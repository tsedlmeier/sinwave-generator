==> flow/design.v <==
module sine_gen( clk,
                 enable,  
               	 address_read,
               	 read_enable,
                 pwm_sin_val,
                 reset,
                 data_valid,
                 data_sin_val);
input 				clk; 
input 				enable; 					 
input  				reset; 
input 	wire [9:0]  data_sin_val; 				 
output   reg [9:0]  pwm_sin_val;				  
output   reg		read_enable;
output   reg 		data_valid;
output   reg [7:0] 	address_read;
integer i;
initial begin 
  address_read = 8'h00;
  read_enable = 1'b0;
  data_valid = 1'b0;
end
  always @(posedge clk ) begin 
	 if(reset) begin  
  	address_read = 8'h00;
    pwm_sin_val = 10'b0000000000;
    read_enable = 1'b0;  
    data_valid = 1'b0;
  end
    if(enable) begin
      if(address_read) data_valid = 1'b1; 		 
          read_enable = 1'b1; 					 
          pwm_sin_val = data_sin_val;			 
          address_read = address_read + 1'b1;    
    end
      if(address_read == 8'hFF) begin
      read_enable = 1'b0;
      data_valid = 1'b0;
      end
  end
endmodule
# Tool chain data of sine_gen
# The steps from the RTL of sine_gen to its reports follow in flow order.
# Line numbers count from 1 in the design file above.
# Operators carry their Yosys type and port widths (W data, S select, Z words).
# Cell names lack the library's common part.
# A cell with n/a has no value.
# setup
top_module	sine_gen
clock	clk
library	sky130hd
corner	tt_025C_1v80

# Word level
# Source: Yosys, flattened and elaborated, memories not mapped. Widths are those after wreduce. Registers that Yosys merges into a memory's read port (data or address) are not register bits. Print and check cells do not count. Equal cells are merged and count once.
# classes
addsub	1
equal	1
muxes	9
reduce_logical	2
# ops
op	count
$mux W10	2
$mux W8	2
$add A8 B1 Y8 const B	1
$eq A8 B8 Y1 const B	1
$reduce_bool A8 Y1	1
$mux W1	5
$reduce_bool A2 Y1	1
# word_totals
reg_bits	20
in_bits	13
out_inout_bits	20
word_cells	17

# Longest topological paths
# Longest topological path by Yosys (ltp), each cell counted once; first at word level (registers and memories cut), then after technology mapping (sequential cells cut; the memories' decode and read muxes count).
# logic_depth
depth_word	4
abc_area	1
mapped_depth	11
depth_no_buf	10

# Mapped cells and area
# The flow's flattened synthesis, as Yosys stat reports it; memories are mapped. The netlist is that of the ABC_AREA named above (0 if unset); the other value can give another one.
# synth_totals
cell_count	110
area_um2	905.9
seqArea_um2	500.5
flip_flops	20
buf_cells	2
# by_type
cell_type	count	type_area_um2
edfxtp_1	10	300.288
dfxtp_1	10	200.192
nand2_1	37	138.883
inv_1	21	78.826
nor2_1	6	22.522
a21oi_1	4	20.019
nand4_1	3	18.768
nand3_1	3	15.014
nand4_2	1	12.512
buf_6	1	11.261
inv_2	3	11.261
nor2_4	1	11.261
nand3_2	1	10.01
xor2_1	1	8.758
a21boi_0	1	7.507
and2_1	1	6.256
and3_1	1	6.256
nand2_2	1	6.256
# Other cell types: 4; their cells: 4.

# Worst setup path after synthesis
# Path of least setup slack by OpenSTA after synthesis, without wires, with an ideal clock, recovery checks aside; 20% of the period is set as input and as output delay. Where synthesis merged equal registers, the netlist keeps one of their names.
# synth_timing
path_type	register to register
startpoint	register address_read[0]
endpoint	register data_valid
tclk_ns	1.52
setup_ns	0.120
launch_ns	0.000
t_arrival_ns	1.112
t_required_ns	1.400
setup_slack_ns	0.288
path_delay_ns	1.232
driving_pins	8
n_path_buf	0
synth_period_reached_ns	1.232
# "path_delay_ns" is the arrival time less input delay plus setup time.
# "driving_pins": output pins that drive a net of the path, with the launching flip-flop's if there is one; two outputs of one cell count as two.
# "synth_period_reached_ns" is the clock period less the worst setup slack; recovery checks do not enter. This is arithmetic on one report: input and output delays are still those of the set period (20% each).
# Between the ends stands the longest chain of elaborated cells between them, by number of cells; it is not shown to be the way that was timed. Of several equally long chains one is given.
# A line is the first line of the expression or statement that the cell stems from. Yosys adds cells for indexed reads and writes and turns some case tables into memories.
# A register here has more assigning lines than the two given.
# synth_between
cell_sequence	dfxtp_1 -> nand4_2 -> nor2_4 -> nand2_1 -> nand2_1 -> nand2_1 -> nor2_1 -> a21oi_1
elab_chain_cells	4
cells_between	7
lines_between	5
classes_between	add/sub: 1; eq/ne: 1; mux: 4; reduce/logical: 1
# synth_rtl
element	line_no	text
start: declaration	16	output reg [7:0] address_read;
start: assignment	25	address_read = 8'h00;
start: assignment	34	address_read = address_read + 1'b1;
$mux W8	24	if(reset) begin
$add A8 B1 Y8	34
$mux W8	30	if(enable) begin
$eq A8 B8 Y1	36	if(address_read == 8'hFF) begin
end: assignment	31	if(address_read) data_valid = 1'b1;
end: assignment	38	data_valid = 1'b0;
end: declaration	15	output reg data_valid;

# Worst path after layout
# From the final timing report of job 1: the path of least setup slack in the routed layout; clock arrival at registers is part of the times.
# layout_timing
path_type	register to register
startpoint	register address_read[1]
endpoint	register data_valid
tclk_ns	1.01
setup_ns	0.10
launch_ns	0.31
t_arrival_ns	1.48
t_required_ns	1.23
setup_slack_ns	-0.25
driving_pins	8
n_path_buf	0
# Between the ends stands the longest chain of elaborated cells between them, by number of cells; it is not shown to be the way that was timed. Of several equally long chains one is given.
# A register here has more assigning lines than the two given.
# layout_between
cell_sequence	dfxtp_4 -> nand4_4 -> nor2_4 -> nand3_1 -> nand2_1 -> nand2_2 -> nor2_4 -> a21oi_1
elab_chain_cells	4
cells_between	7
lines_between	5
classes_between	add/sub: 1; eq/ne: 1; mux: 4; reduce/logical: 1
# layout_rtl
element	line_no	text
start: declaration	16	output reg [7:0] address_read;
start: assignment	25	address_read = 8'h00;
start: assignment	34	address_read = address_read + 1'b1;
$mux W8	24	if(reset) begin
$add A8 B1 Y8	34
$mux W8	30	if(enable) begin
$eq A8 B8 Y1	36	if(address_read == 8'hFF) begin
end: assignment	31	if(address_read) data_valid = 1'b1;
end: assignment	38	data_valid = 1'b0;
end: declaration	15	output reg data_valid;

Wiki page: sine_gen / flow data

Flow measurements of sine_gen on sky130hd: 2 stored runs with different settings, listed in no order. Input and output delays are each 20% of the period that was set; the output load is 0.01 pF.
"timing.achieved_period_ns" is the run's clock period less its worst setup slack. It is reckoned from that one timing run; input and output delays stay at 20% of the period that was set.
"worst_path_time_ns" means the part of the period allowed to the worst setup path (the constraints hold back 20% at inputs and 20% at outputs) less its slack; where the path has registers, the arrival times of their clocks count too.
"design_power_uw" is the tool's figure for a default switching activity; nothing was simulated.

Job 1, flow files:
==> flow/run.sh <==
#!/bin/bash
# the make line also repeats the synthesis and layout settings of config.mk as NAME=value (left out here)
make -C /OpenROAD-flow-scripts/flow DESIGN_CONFIG=/design/flow/config.mk WORK_HOME=/design/flow/orfs CLKGATE_MAP_FILE= finish
==> flow/config.mk <==
export PLATFORM = sky130hd
export DESIGN_NAME = sine_gen
export DESIGN_NICKNAME = sine_gen
export VERILOG_FILES = /design/flow/design.v
export SDC_FILE = /design/flow/constraint.sdc
export NUM_CORES = 4
export LEC_CHECK = 0
export ABC_AREA = 1
export CAP_MARGIN = 20
export CELL_PAD_IN_SITES_DETAIL_PLACEMENT = 1
export CORE_ASPECT_RATIO = 1.08
export CORE_MARGIN = 2
export CORE_UTILIZATION = 38
export CTS_CLUSTER_DIAMETER = 370
export MAX_ROUTING_LAYER = met5
export SLEW_MARGIN = 20
==> flow/constraint.sdc <==
create_clock -name core_clock -period 1.01 [get_ports {clk}]
set_input_delay 0.2020 -clock core_clock [delete_from_list [all_inputs] [get_ports {clk}]]
set_output_delay 0.2020 -clock core_clock [all_outputs]
set_load 0.01 [all_outputs]

==> results of job 1, as CSV <==
result,value
finish.stdcell_area_um2,1517.7
hold_worst_slack_ns,0.408
worstSetupSlack_ns,-0.247
synthesis_area_um2,905.9
util_pct,66.7
die_um2,2790.7
design_power_uw,1950
timing.setup.tns_ns,-1.694
worst_path_time_ns,1.26
critical_path_type,"register to register"
timing.achieved_period_ns,1.257

Job 2, flow files:
==> flow/run.sh <==
#!/bin/bash
# the make line also repeats the synthesis and layout settings of config.mk as NAME=value (left out here)
make -C /OpenROAD-flow-scripts/flow DESIGN_CONFIG=/design/flow/config.mk WORK_HOME=/design/flow/orfs CLKGATE_MAP_FILE= finish
==> flow/config.mk <==
export PLATFORM = sky130hd
export DESIGN_NAME = sine_gen
export DESIGN_NICKNAME = sine_gen
export VERILOG_FILES = /design/flow/design.v
export SDC_FILE = /design/flow/constraint.sdc
export NUM_CORES = 4
export LEC_CHECK = 0
export CAP_MARGIN = 20
export CELL_PAD_IN_SITES_GLOBAL_PLACEMENT = 2
export CORE_MARGIN = 2
export CORE_UTILIZATION = 72
export CTS_CLUSTER_SIZE = 24
export MAX_ROUTING_LAYER = met5
export MIN_ROUTING_LAYER = met1
export PLACE_DENSITY_LB_ADDON = 0.05
export SETUP_SLACK_MARGIN = 0.15
export SLEW_MARGIN = 15
export TNS_END_PERCENT = 40
==> flow/constraint.sdc <==
create_clock -name core_clock -period 1.11 [get_ports {clk}]
set_input_delay 0.2220 -clock core_clock [delete_from_list [all_inputs] [get_ports {clk}]]
set_output_delay 0.2220 -clock core_clock [all_outputs]
set_load 0.01 [all_outputs]

Job 2: stopped before the end: placement reported FLW-0024
