==> flow/design.v <==
module pwm(clk, 
           reset,
           in_val,
           valid,
           out_pwm, 
           enable);
  input clk;
  input enable;
  input reset;
  input valid;								
  input wire [9:0] in_val;					 
  output reg out_pwm;						 
  reg[9:0] cnt;
  initial cnt = 10'b0000000000;
  integer i;
  always @(posedge clk) begin				 
	if(reset) begin  
		    cnt = 10'b0000000000;
			out_pwm = 1'b0; 
		end
    else if(valid) begin  
            if(cnt >= in_val) out_pwm = 1'b0;	
      		else out_pwm = 1'b1;
      cnt = cnt + 1'b1;			
  	end
  end
endmodule
# From RTL to reports: pwm
# The steps from the RTL of pwm to its reports follow in flow order.
# Line numbers count from 1 in the design file above.
# Operators carry their Yosys type and port widths (W data, S select, Z words).
# Cell names lack the library's common part.
# A cell with n/a has no value.
[setup] design="pwm" clock="clk" cell_library="sky130hd" pvt_corner="tt_025C_1v80"

# Word-level counts
# Source: Yosys, flattened and elaborated, memories not mapped. Widths are those after wreduce; folded enables and synchronous resets count as part of the registers. Registers that Yosys merges into a memory's read port (data or address) are not register bits. Print and check cells do not count. Equal cells are merged and count once.
[bits] ff_bits=11 wordCells=5 in_bits=14 out_inout_bits=1
[classes] n_cmp=1 n_addsub=1 n_mux=1
[ops] op="$add A10 B1 Y10 const B" count=1
[ops] op="$ge A10 B10 Y1" count=1
[ops] op="$mux W1" count=1

# Depth
# Depth = most cells in a row (Yosys ltp): at word level without a register or memory, in the mapped netlist without a sequential cell, where the memories' decode and read muxes count.
[logic_depth] ltp_word=2 abc_area=0 mapped_depth=6 mapped_depth_nobuf=6

# Mapped cells and area
# Yosys stat after the flow's synthesis: flattened, memories mapped to cells. It holds for the ABC_AREA given above (unset counts as 0); a run with the other value may have another netlist.
# Totals and module areas in this step are rounded.
[types] cell_type="dfxtp_1" count=11 area_total_um2=220.211
[types] cell_type="ha_1" count=11 area_total_um2=137.632
[types] cell_type="inv_1" count=13 area_total_um2=48.797
[types] cell_type="a21oi_1" count=7 area_total_um2=35.034
[types] cell_type="xor2_1" count=4 area_total_um2=35.034
[types] cell_type="nor2_1" count=8 area_total_um2=30.029
[types] cell_type="xnor2_1" count=3 area_total_um2=26.275
[types] cell_type="nand2_1" count=6 area_total_um2=22.522
[types] cell_type="nand4_4" count=1 area_total_um2=21.27
[types] cell_type="a211oi_4" count=1 area_total_um2=20.019
[types] cell_type="nand4_1" count=3 area_total_um2=18.768
[types] cell_type="o21ai_0" count=3 area_total_um2=15.014
[types] cell_type="or3_1" count=2 area_total_um2=12.512
[types] cell_type="buf_6" count=1 area_total_um2=11.261
[types] cell_type="mux2i_1" count=1 area_total_um2=10.01
[types] cell_type="a221oi_1" count=1 area_total_um2=8.758
[types] cell_type="o311ai_0" count=1 area_total_um2=8.758
[types] cell_type="or3b_1" count=1 area_total_um2=8.758
# Not listed: further types 6, cells in them 6.
[synth_totals] flip_flops=11 area_mm2=0.00073 stdcells=84 sequential_area_mm2=0.00022

# Path before layout
# OpenSTA on the mapped netlist: ideal clock, no wires. The path of least setup slack (recovery checks aside). Input and output delay are each 20% of the period. Register names are those of the netlist, which keeps one name where synthesis merged equal registers.
[synth_timing] kind="reg2reg" startpoint="reg cnt[0]" endpoint="reg out_pwm" launch_ns=0.000 setup_ns=0.095 arrival_ns=1.331 delay_ns=1.426 path_buffers=0 required_ns=1.325 path_slack_ns=-0.007 tclk_ns=1.42 driving_pins=7 synth_period_reached_ns=1.427
# "delay_ns" is the arrival time less input delay plus setup time.
# "driving_pins" counts driving pins, that of a launching flip-flop among them; a cell with two outputs on the path counts twice.
# "synth_period_reached_ns" is the clock period less the worst setup slack; recovery checks do not enter. This is arithmetic on one report: input and output delays are still those of the set period (20% each).
# The rows between start and end are the longest chain of elaborated cells between them; the timing report does not say that the signal goes this way. Where chains are equally long, one stands for them.
# Each line given opens the expression or statement behind the cell; cells for indexed reads and writes are added by Yosys, which also makes memories of some case tables.
# At most two assigning lines are given for a register; there are more.
[synth_via] cell_sequence="dfxtp_1 > inv_1 > ha_1 > nand2b_1 > a21oi_1 > o311ai_0 > a221oi_1" elab_chain_cells=2 cone_cells=2 cone_lines=1 cone_classes="compare (1); mux (1)"
[synth_lines] item="start: declaration" line_no=13 rtl="reg[9:0] cnt;"
[synth_lines] item="start: assignment" line_no=18 rtl="cnt = 10'b0000000000;"
[synth_lines] item="start: assignment" line_no=24 rtl="cnt = cnt + 1'b1;"
[synth_lines] item="$ge A10 B10 Y1" line_no=22 rtl="if(cnt >= in_val) out_pwm = 1'b0;"
[synth_lines] item="$mux W1" line_no=22
[synth_lines] item="end: assignment" line_no=22
[synth_lines] item="end: assignment" line_no=23 rtl="else out_pwm = 1'b1;"
[synth_lines] item="end: declaration" line_no=12 rtl="output reg out_pwm;"

# Timing after layout
# From the final timing report of flow run B: the path of least setup slack in the routed layout; clock arrival at registers is part of the times.
[layout_timing] kind="in2reg" startpoint="in in_val[9]" endpoint="reg out_pwm" path_buffers=1 driving_pins=6 setup_ns=0.09 arrival_ns=2.08 launch_ns=0.50 input_delay_ns=0.50 required_ns=2.68 tclk_ns=2.51 path_slack_ns=0.60
# The rows between start and end are the longest chain of elaborated cells between them; the timing report does not say that the signal goes this way. Where chains are equally long, one stands for them.
# At most two assigning lines are given for a register; there are more.
[layout_via] cell_sequence="clkdlybuf4s50_1 > inv_1 > ha_1 > a211oi_4 > o311ai_0 > a221oi_1" elab_chain_cells=2 cone_cells=2 cone_lines=1 cone_classes="compare (1); mux (1)"
[layout_lines] item="start: declaration" line_no=11 rtl="input wire [9:0] in_val;"
[layout_lines] item="$ge A10 B10 Y1" line_no=22 rtl="if(cnt >= in_val) out_pwm = 1'b0;"
[layout_lines] item="$mux W1" line_no=22
[layout_lines] item="end: assignment" line_no=22
[layout_lines] item="end: assignment" line_no=23 rtl="else out_pwm = 1'b1;"
[layout_lines] item="end: declaration" line_no=12 rtl="output reg out_pwm;"

# Top module pwm; platform sky130hd; tools Yosys and OpenROAD; 2 stored runs in no particular order. Input and output delays are each 20% of the period that was set; the output load is 0.01 pF.
# "achievedPeriod_ns": clock period set for the run, less the worst setup slack. It is reckoned from that one timing run; input and output delays stay at 20% of the period that was set.
# "worst_path_allowed_less_slack_ns" means the part of the period allowed to the worst setup path (the constraints hold back 20% at inputs and 20% at outputs) less its slack; where the path has registers, the arrival times of their clocks count too.
# "totalPower_mw" rests on the timing tool's default activity at the inputs, not on a simulated workload.
# Measured values are rounded.
run="flow run A" settings period_ns=1.88 CORE_UTILIZATION=70 SETUP_SLACK_MARGIN=-0.09 PLACE_DENSITY_LB_ADDON=0.28 CORE_ASPECT_RATIO=0.94 CELL_PAD_IN_SITES_DETAIL_PLACEMENT=2 ABC_AREA=0 CTS_CLUSTER_DIAMETER=71 CAP_MARGIN=5 CORE_MARGIN=2 SLEW_MARGIN=20
run="flow run A" outcome="unfinished; error DPL-0033 in placement"
run="flow run B" settings period_ns=2.51 CORE_UTILIZATION=43 PLACE_DENSITY=0.75 CORE_MARGIN=6 GPL_TIMING_DRIVEN=0 CTS_CLUSTER_DIAMETER=322 CAP_MARGIN=20 SLEW_MARGIN=20
run="flow run B" results yosys.chip_area_mm2=0.00073 total_die_area_mm2=0.0028 layout_stdcell_area_mm2=0.00089 fin_util_frac=0.58 setup_ws_ns=0.60 tns_setup_ns=0.000 hold_worst_slack_ns=0.52 totalPower_mw=0.36 achievedPeriod_ns=1.905 worst_path_allowed_less_slack_ns=1.40 worst_path_kind="in2reg"
