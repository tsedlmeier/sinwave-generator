==> flow/design.v <==
module clock_devider(reset, clk_in, clk_out);
parameter WIDTH = 10;
input clk_in;
input reset;
output reg clk_out;
reg [WIDTH-1 : 0] prescaler;
initial prescaler = 0;
always @(posedge clk_in or posedge reset) begin
	if(reset) prescaler = 0;
	else begin
		if (prescaler <= (2**WIDTH)/2) clk_out = 1'b1;
		else clk_out = 1'b0;
		prescaler = prescaler + 1'b1;	
	end
end
endmodule
### Step by step through the tools: clock_devider

The steps from the RTL of clock_devider to its reports follow in flow order.
Lines are those of the file above, counted from 1.
Cell names lack the library's common part.
Not given: --

* design top: clock_devider
* clock input: clk_in
* standard-cell library: sky130hd
* corner: tt_025C_1v80

### Word-level counts

Source: Yosys, flattened and elaborated, memories not mapped. Widths are those after wreduce; folded enables and synchronous resets count as part of the registers. Registers that Yosys merges into a memory's read port (data or address) are not register bits. Print and check cells do not count. Equal cells are merged and count once.

* add/subtract/negate cells: 1
* $lt $le $gt $ge: 1
* muxes and demuxes: 1

Operators with widths (number)
* 10-bit by 1-bit adder with 10-bit output (second input constant): 1
* 10-bit less-or-equal comparator (second input constant): 1
* 1-bit two-way mux: 1

* register bits: 11
* input bits: 2
* output and inout port bits: 1
* word-level cells: 5

### Depth

Depth = most cells in a row (Yosys ltp): at word level without a register or memory, in the mapped netlist without a sequential cell, where the memories' decode and read muxes count.

* word-level depth: 2
* ABC_AREA: 0
* gate-level depth with buffers: 4
* gate-level depth less buffers: 4

### Mapped cells and area

The flow's flattened synthesis, as Yosys stat reports it; memories are mapped. The netlist is that of the ABC_AREA named above (0 if unset); the other value can give another one.

* mapped cells: 39
* mapped area: 0.0004717 mm²
* sequential area: 0.0002803 mm²
* flip-flop cells: 11
* buffers: 0

Cells by type
* dfrtp_1: number 10, area in all 250.24 µm²
* xor2_1: number 6, area in all 52.55 µm²
* edfxtp_1: number 1, area in all 30.029 µm²
* ha_1: number 2, area in all 25.024 µm²
* xnor2_1: number 2, area in all 17.517 µm²
* nand3_1: number 3, area in all 15.014 µm²
* and3_1: number 2, area in all 12.512 µm²
* inv_1: number 3, area in all 11.261 µm²
* nor3_1: number 2, area in all 10.01 µm²
* or4b_1: number 1, area in all 10.01 µm²
* and3_2: number 1, area in all 7.507 µm²
* nand2_1: number 2, area in all 7.507 µm²
* or4_1: number 1, area in all 7.507 µm²
* nand4_1: number 1, area in all 6.256 µm²
* o21ai_1: number 1, area in all 5.005 µm²
* nor2_1: number 1, area in all 3.754 µm²

### Timing after synthesis

OpenSTA on the mapped netlist: ideal clock, no wires. The path of least setup slack (recovery checks aside). Input and output delay are each 20% of the period. Register names are those of the netlist, which keeps one name where synthesis merged equal registers.

* path kind: reg2reg
* from: register prescaler[0]
* to: register clk_out
* period: 1550 ps
* library setup time: 145 ps
* launch time at the first pin: 0 ps
* arrival time: 1112 ps
* data required time: 1405 ps
* slack: 294 ps
* path delay: 1257 ps
* stages: 5
* path buffers: 0
* synthesis period reached: 1256 ps

"path delay" is the arrival time less input delay plus setup time.
"stages": output pins that drive a net of the path, with the launching flip-flop's if there is one; two outputs of one cell count as two.
"synthesis period reached" = period - worst setup slack (recovery checks aside). The figure is calculated, with input and output delays left at 20% of the set period.
The rows between start and end are the longest chain of elaborated cells between them; the timing report does not say that the signal goes this way. Where chains are equally long, one stands for them.
A line is the first line of the expression or statement that the cell stems from. Yosys adds cells for indexed reads and writes and turns some case tables into memories.

* cell sequence: dfrtp_1 > inv_1 > ha_1 > or4b_1 > o21ai_1
* length of the longest elaborated chain: 2
* elaborated cells between the ends (all ways): 2
* source lines of those cells: 1
* classes of those cells: compare (1); mux (1)

Ends and longest elaborated chain, after synthesis
* start, declared: RTL line 6 `reg [WIDTH-1 : 0] prescaler;`
* start, assigned: RTL line 9 `if(reset) prescaler = 0;`
* start, assigned: RTL line 13 `prescaler = prescaler + 1'b1;`
* 10-bit less-or-equal comparator: RTL line 11 `if (prescaler <= (2**WIDTH)/2) clk_out = 1'b1;`
* 1-bit two-way mux: RTL line 11
* end, assigned: RTL line 11
* end, assigned: RTL line 12 `else clk_out = 1'b0;`
* end, declared: RTL line 5 `output reg clk_out;`

### Worst path after layout

Path of least setup slack in the final report of record 1 (OpenROAD, finished layout, wires in). Where an end is a register, its clock arrival counts in the times.
The report prints the path's times to 10 ps; the period is as set.

* path kind: reg2reg
* from: register prescaler[1]
* to: register prescaler[8]
* period: 1240 ps
* library setup time: 120 ps
* launch time at the first pin: 260 ps
* arrival time: 1460 ps
* data required time: 1380 ps
* slack: -70 ps
* stages: 6
* path buffers: 1

The rows between start and end are the longest chain of elaborated cells between them; the timing report does not say that the signal goes this way. Where chains are equally long, one stands for them.

* cell sequence: dfrtp_1 > buf_4 > ha_4 > and3_4 > and3_4 > xor2_1
* length of the longest elaborated chain: 1
* elaborated cells between the ends (all ways): 1
* source lines of those cells: 1
* classes of those cells: add/sub (1)

Ends and longest elaborated chain, after layout
* start, declared: RTL line 6 `reg [WIDTH-1 : 0] prescaler;`
* start, assigned: RTL line 9 `if(reset) prescaler = 0;`
* start, assigned: RTL line 13 `prescaler = prescaler + 1'b1;`
* 10-bit by 1-bit adder with 10-bit output: RTL line 13
* end, assigned: RTL line 9
* end, assigned: RTL line 13
* end, declared: RTL line 6

Data sheet: physical implementation of clock_devider

Stored flow runs of clock_devider (2 of them; Yosys, OpenROAD, sky130hd). They differ in their settings and are not a sequence. Constraints: input delay and output delay 20% of the set period each, output load 0.01 pF.
"achieved period" means the clock period less the worst setup slack. The figure is calculated, with input and output delays left at 20% of the set period.
By "worst path time" is meant the share of the clock period that the worst setup path is allowed (20% is reserved at inputs, 20% at outputs), minus its slack. Clock arrival times at its registers enter into it.
"total power after layout" rests on the timing tool's default activity at the inputs, not on a simulated workload.
"worst path time" is given in steps of 10 ps.

### Record 1

==> flow/run.sh <==
#!/bin/bash
# the make line also repeats the synthesis and layout settings of config.mk as NAME=value (left out here)
make -C /OpenROAD-flow-scripts/flow DESIGN_CONFIG=/design/flow/config.mk WORK_HOME=/design/flow/orfs CLKGATE_MAP_FILE= finish
==> flow/config.mk <==
export PLATFORM = sky130hd
export DESIGN_NAME = clock_devider
export DESIGN_NICKNAME = clock_devider
export VERILOG_FILES = /design/flow/design.v
export SDC_FILE = /design/flow/constraint.sdc
export NUM_CORES = 4
export LEC_CHECK = 0
export CAP_MARGIN = 20
export CORE_MARGIN = 2
export CORE_UTILIZATION = 40
export SLEW_MARGIN = 20
==> flow/constraint.sdc <==
create_clock -name core_clock -period 1.24 [get_ports {clk_in}]
set_input_delay 0.2480 -clock core_clock [delete_from_list [all_inputs] [get_ports {clk_in}]]
set_output_delay 0.2480 -clock core_clock [all_outputs]
set_load 0.01 [all_outputs]

Results of record 1:
- Standard-cell area after layout: 0.0006331 mm²
- Setup slack of the critical path: -74 ps
- Achieved period: 1314 ps
- Area inside the die boundary: 0.00147 mm²
- Netlist area reported by Yosys: 0.0004717 mm²
- Final utilization: 57.0 %
- Sum of negative setup slack: -195 ps
- Worst path time: 1310 ps
- Worst setup path kind: reg2reg
- Total power after layout: 613 uW

### Record 2

==> flow/run.sh <==
#!/bin/bash
# the make line also repeats the synthesis and layout settings of config.mk as NAME=value (left out here)
make -C /OpenROAD-flow-scripts/flow DESIGN_CONFIG=/design/flow/config.mk WORK_HOME=/design/flow/orfs CLKGATE_MAP_FILE= finish
==> flow/config.mk <==
export PLATFORM = sky130hd
export DESIGN_NAME = clock_devider
export DESIGN_NICKNAME = clock_devider
export VERILOG_FILES = /design/flow/design.v
export SDC_FILE = /design/flow/constraint.sdc
export NUM_CORES = 4
export LEC_CHECK = 0
export CAP_MARGIN = 20
export CORE_ASPECT_RATIO = 0.83
export CORE_MARGIN = 2
export CORE_UTILIZATION = 38
export CTS_CLUSTER_DIAMETER = 387
export CTS_CLUSTER_SIZE = 51
export GPL_ROUTABILITY_DRIVEN = 1
export MAX_ROUTING_LAYER = met4
export PLACE_DENSITY_LB_ADDON = 0.02
export SETUP_SLACK_MARGIN = -0.1
export SLEW_MARGIN = 20
==> flow/constraint.sdc <==
create_clock -name core_clock -period 1.26 [get_ports {clk_in}]
set_input_delay 0.2520 -clock core_clock [delete_from_list [all_inputs] [get_ports {clk_in}]]
set_output_delay 0.2520 -clock core_clock [all_outputs]
set_load 0.01 [all_outputs]

Results of record 2:
- Standard-cell area after layout: 0.0006256 mm²
- Setup slack of the critical path: -63 ps
- Achieved period: 1323 ps
- Area inside the die boundary: 0.0015404 mm²
- Netlist area reported by Yosys: 0.0004717 mm²
- Final utilization: 54.8 %
- Sum of negative setup slack: -169 ps
- Worst path time: 1320 ps
- Worst setup path kind: reg2reg
- Total power after layout: 612 uW
